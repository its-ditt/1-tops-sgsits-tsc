==> flow/design.v <==
`timescale 1ns / 1ps
module tlight(
    input clk,
    input rst,
    input ped,
    output reg r,
    output reg y,
    output reg g
);
parameter RT=20, GT=10, YT=3, PT=5;
reg [7:0] t;
reg [7:0] green_rem;
reg [2:0] cs, ns;
reg pred;
localparam S_R=0,
           S_G=1,
           S_Y=2,
           S_PY=3,
           S_PR=4;
always @(posedge clk) begin
    if(rst) begin
        cs<=S_R;
        t<=0;
        green_rem<=0;
        pred<=0;
    end else begin
        cs<=ns;
        if(cs!=ns)
            t<=0;
        else
            t<=t+1;
        if(cs==S_G && ped)
            pred<=1;
        if(ns==S_PY)
            pred<=0;
        if(cs==S_G && ns==S_PY)
            green_rem <= (GT - t) + 2;
        if(cs==S_PR && ns==S_G)
            t <= (GT - green_rem);
    end
end
always @(*) begin
    r=0; y=0; g=0;
    ns=cs;
    case(cs)
        S_R: begin
            r=1;
            if(t>=RT) ns=S_G;
        end
        S_G: begin
            g=1;
            if(pred) ns=S_PY;
            else if(t>=GT) ns=S_Y;
        end
        S_Y: begin
            y=1;
            if(t>=YT) ns=S_R;
        end
        S_PY: begin
            y=1;
            if(t>=YT) ns=S_PR;
        end
        S_PR: begin
            r=1;
            if(t>=PT) ns=S_G;
        end
    endcase
end
endmodule
Tool chain data of tlight
The steps from the RTL of tlight to its reports follow in flow order. Line numbers count from 1 in the design file above. Operators carry their Yosys type and port widths (W data, S select, Z words). The mark n/a stands for no value.

Top module: tlight. Clock input: clk. Standard-cell library: sky130hd. Library corner: tt_025C_1v80.

Word-level counts
Source: Yosys, flattened and elaborated, memories not mapped. Widths are those after wreduce. Registers that Yosys merges into a memory's read port (data or address) are not register bits. Print and check cells do not count. Equal cells are merged and count once.

The entry for register bits after elaboration reads 20. For output and inout port bits the number is 3. For cells after elaboration the number is 38.

The entry for add/sub/neg operators reads 4. Magnitude comparators: 4. For equal/unequal tests the number is 7. The entry for mux-type cells reads 12. Reductions and logical operators: 7.

Operators with widths (number): $mux W3 (6); $sub A4 B8 Y8 const A (2); $mux W8 (2); $pmux W3 S5 (1); $eq A3 B2 Y1 const B (3); $add A8 B1 Y8 const B (1); $ge A8 B2 Y1 const B (1); $add A8 B3 Y8 const B (1); $ge A8 B3 Y1 const B (1); $ge A8 B4 Y1 const B (1); $ge A8 B5 Y1 const B (1); $reduce_or A2 Y1 (3); $eq A3 B1 Y1 const B (2); $logic_and A1 B1 Y1 (3); $ne A3 B3 Y1 (1); $eq A3 B3 Y1 const B (1); $logic_not A3 Y1 (1); $mux W1 (3).

Depth
Depth = most cells in a row (Yosys ltp): at word level without a register or memory, in the mapped netlist without a sequential cell, where the memories' decode and read muxes count.

The figure for depth after elaboration is 7. ABC_AREA: 0. The figure for depth in mapped cells is 7. The entry for mapped depth without buffers reads 6.

Netlist
Source: synth_stat.txt of the flow (Yosys; design flattened, memories mapped). It holds for the ABC_AREA given above (unset counts as 0); a run with the other value may have another netlist. The area totals of this step are shown rounded.

Mapped cells: 150. The entry for chip area (Yosys) reads 1250 um^2. The entry for sequential area reads 400 um^2. The entry for flip-flops reads 20. Buffer cells: 11.

Cell types: sky130_fd_sc_hd__dfxtp_1 (number 20, area in all 400.384 um^2); sky130_fd_sc_hd__xor2_1 (number 8, area in all 70.067 um^2); sky130_fd_sc_hd__ha_1 (number 5, area in all 62.56 um^2); sky130_fd_sc_hd__o22ai_1 (number 10, area in all 62.56 um^2); sky130_fd_sc_hd__xnor2_1 (number 7, area in all 61.309 um^2); sky130_fd_sc_hd__nand2_1 (number 14, area in all 52.55 um^2); sky130_fd_sc_hd__a21oi_1 (number 9, area in all 45.043 um^2); sky130_fd_sc_hd__nor2_1 (number 9, area in all 33.782 um^2); sky130_fd_sc_hd__a211oi_1 (number 4, area in all 30.029 um^2); sky130_fd_sc_hd__o2111ai_4 (number 1, area in all 26.275 um^2); sky130_fd_sc_hd__nand3_1 (number 5, area in all 25.024 um^2); sky130_fd_sc_hd__o21ai_0 (number 5, area in all 25.024 um^2); sky130_fd_sc_hd__clkbuf_1 (number 6, area in all 22.522 um^2); sky130_fd_sc_hd__inv_1 (number 6, area in all 22.522 um^2); sky130_fd_sc_hd__o31ai_1 (number 3, area in all 22.522 um^2); sky130_fd_sc_hd__o31ai_4 (number 1, area in all 21.27 um^2); sky130_fd_sc_hd__buf_2 (number 4, area in all 20.019 um^2); sky130_fd_sc_hd__o211a_1 (number 2, area in all 20.019 um^2).

Not listed: further types 20, cells in them 31.

Timing after synthesis
Path of least setup slack by OpenSTA after synthesis, without wires, with an ideal clock, recovery checks aside; 20% of the period is set as input and as output delay. Where synthesis merged equal registers, the netlist keeps one of their names.

Kind: register -> register. Start point: register t[1]. End point: register t[3]. The figure for period is 2370 ps. Launch time at the first pin: 0 ps. Under arrival stands 1906 ps. Data required time: 2295 ps. The entry for setup slack reads 389 ps. Under delay of the path stands 1981 ps. The figure for driving pins on the path is 7. Path buffers: 0. For synthesis period reached the number is 1981 ps.

"delay of the path" = arrival - input delay + setup time. "driving pins on the path" counts driving pins, that of a launching flip-flop among them; a cell with two outputs on the path counts twice. "synthesis period reached" is the clock period less the worst setup slack; recovery checks do not enter. This is arithmetic on one report: input and output delays are still those of the set period (20% each). Between the ends stands the longest chain of elaborated cells between them, by number of cells; it is not shown to be the way that was timed. Of several equally long chains one is given. Each line given opens the expression or statement behind the cell; cells for indexed reads and writes are added by Yosys, which also makes memories of some case tables. At most two assigning lines are given for a register; there are more.

Path through: sky130_fd_sc_hd__dfxtp_1 -> sky130_fd_sc_hd__inv_1 -> sky130_fd_sc_hd__ha_1 -> sky130_fd_sc_hd__or3b_2 -> sky130_fd_sc_hd__a211oi_1 -> sky130_fd_sc_hd__o2111ai_4 -> sky130_fd_sc_hd__o22ai_1. For cells in the longest elaborated chain the number is 7. The figure for elaborated cells between the ends (all ways) is 17. Those cells by class: 1 x add/sub; 4 x compare; 2 x eq/ne; 9 x mux; 1 x reduce/logical.

Ends and longest elaborated chain, after synthesis: from (decl) (RTL line 11) `reg [7:0] t;`; from (assign) (RTL line 31) `t<=t+1;`; from (assign) (RTL line 39) `t <= (GT - green_rem);`; $ge A8 B4 Y1 (RTL line 53) `else if(t>=GT) ns=S_Y;`; $mux W3 (RTL line 53); $mux W3 (RTL line 52) `if(pred) ns=S_PY;`; $pmux W3 S5 (RTL line 45) `case(cs)`; $ne A3 B3 Y1 (RTL line 28) `if(cs!=ns)`; $mux W8 (RTL line 28); $mux W8 (RTL line 38) `if(cs==S_PR && ns==S_G)`; to (assign) (RTL line 31); to (assign) (RTL line 39); to (decl) (RTL line 11).

Worst path after layout
Path of least setup slack in the final report of stored run 1 (OpenROAD, finished layout, wires in). Where an end is a register, its clock arrival counts in the times. The path's times are printed in steps of 10 ps; the period is the one set.

Kind: register -> output. Start point: register cs[2]. End point: output port g. The figure for period is 3260 ps. For output delay the number is 650 ps. Launch time at the first pin: 300 ps. Under arrival stands 1800 ps. Data required time: 2610 ps. The entry for setup slack reads 810 ps. The figure for driving pins on the path is 3. Path buffers: 1.

Between the ends stands the longest chain of elaborated cells between them, by number of cells; it is not shown to be the way that was timed. Of several equally long chains one is given.

Path through: sky130_fd_sc_hd__dfxtp_1 -> sky130_fd_sc_hd__nor3b_2 -> sky130_fd_sc_hd__clkdlybuf4s50_1. For cells in the longest elaborated chain the number is 2. The figure for elaborated cells between the ends (all ways) is 2. Those cells by class: 1 x eq/ne; 1 x mux.

Ends and longest elaborated chain, post-layout: from (decl) (RTL line 13) `reg [2:0] cs, ns;`; from (assign) (RTL line 22) `cs<=S_R;`; from (assign) (RTL line 27) `cs<=ns;`; $eq A3 B1 Y1 (RTL line 45) `case(cs)`; $mux W1 (RTL line 45); to (decl) (RTL line 8) `output reg g`.

Top module tlight; platform sky130hd; tools Yosys and OpenROAD; 2 stored runs in no particular order. Input and output delays are each 20% of the period that was set; the output load is 0.01 pF. "period reached" means the clock period less the worst setup slack. The figure is calculated, with input and output delays left at 20% of the set period. "time of the worst setup path": the worst setup path's part of the clock period (all of it between registers, 20% less for each end at a port) less its slack. A launch clock that arrives late makes it longer, a capture clock that arrives late makes it shorter. By "total power of the final layout" is meant OpenSTA's value without simulated activity: inputs other than the clock are taken to toggle once in ten clock periods, and the tool carries that through the logic. "time of the worst setup path" is given in steps of 10 ps. Values from the reports are rounded here.

Files of stored run 1:
==> flow/run.sh <==
#!/bin/bash
# the make line also repeats the synthesis and layout settings of config.mk as NAME=value (left out here)
make -C /OpenROAD-flow-scripts/flow DESIGN_CONFIG=/design/flow/config.mk WORK_HOME=/design/flow/orfs CLKGATE_MAP_FILE= finish
==> flow/config.mk <==
export PLATFORM = sky130hd
export DESIGN_NAME = tlight
export DESIGN_NICKNAME = tlight
export VERILOG_FILES = /design/flow/design.v
export SDC_FILE = /design/flow/constraint.sdc
export NUM_CORES = 4
export LEC_CHECK = 0
export CAP_MARGIN = 20
export CORE_MARGIN = 2
export CORE_UTILIZATION = 40
export SLEW_MARGIN = 20
==> flow/constraint.sdc <==
create_clock -name core_clock -period 3.26 [get_ports {clk}]
set_input_delay 0.6520 -clock core_clock [delete_from_list [all_inputs] [get_ports {clk}]]
set_output_delay 0.6520 -clock core_clock [all_outputs]
set_load 0.01 [all_outputs]

Results of stored run 1. The period reached reads 2,454 ps. The standard-cell area after layout stands at 1,350 um^2. The total power of the final layout stands at 0.496 mW. The die outline area comes to 3,590 um^2. The worst setup slack after layout stands at 806 ps. The sum of negative setup slack reads 0 ps. For the cell area after synthesis the run shows 1,250 um^2. The time of the worst setup path is 1,800 ps. Worst path kind: register -> output. The measured worst hold slack after layout is 479 ps.

Files of stored run 2:
==> flow/run.sh <==
#!/bin/bash
# the make line also repeats the synthesis and layout settings of config.mk as NAME=value (left out here)
make -C /OpenROAD-flow-scripts/flow DESIGN_CONFIG=/design/flow/config.mk WORK_HOME=/design/flow/orfs CLKGATE_MAP_FILE= finish
==> flow/config.mk <==
export PLATFORM = sky130hd
export DESIGN_NAME = tlight
export DESIGN_NICKNAME = tlight
export VERILOG_FILES = /design/flow/design.v
export SDC_FILE = /design/flow/constraint.sdc
export NUM_CORES = 4
export LEC_CHECK = 0
export CAP_MARGIN = 20
export CELL_PAD_IN_SITES_DETAIL_PLACEMENT = 0
export CORE_MARGIN = 7
export CORE_UTILIZATION = 48
export MAX_ROUTING_LAYER = met4
export SLEW_MARGIN = 35
==> flow/constraint.sdc <==
create_clock -name core_clock -period 3.55 [get_ports {clk}]
set_input_delay 0.7100 -clock core_clock [delete_from_list [all_inputs] [get_ports {clk}]]
set_output_delay 0.7100 -clock core_clock [all_outputs]
set_load 0.01 [all_outputs]

Results of stored run 2. The period reached reads 2,444 ps. The standard-cell area after layout stands at 1,330 um^2. The total power of the final layout stands at 0.400 mW. The die outline area comes to 4,230 um^2. The worst setup slack after layout stands at 1,110 ps. The sum of negative setup slack reads 0 ps. For the cell area after synthesis the run shows 1,250 um^2. The time of the worst setup path is 1,730 ps. Worst path kind: register -> output. The measured worst hold slack after layout is 495 ps.
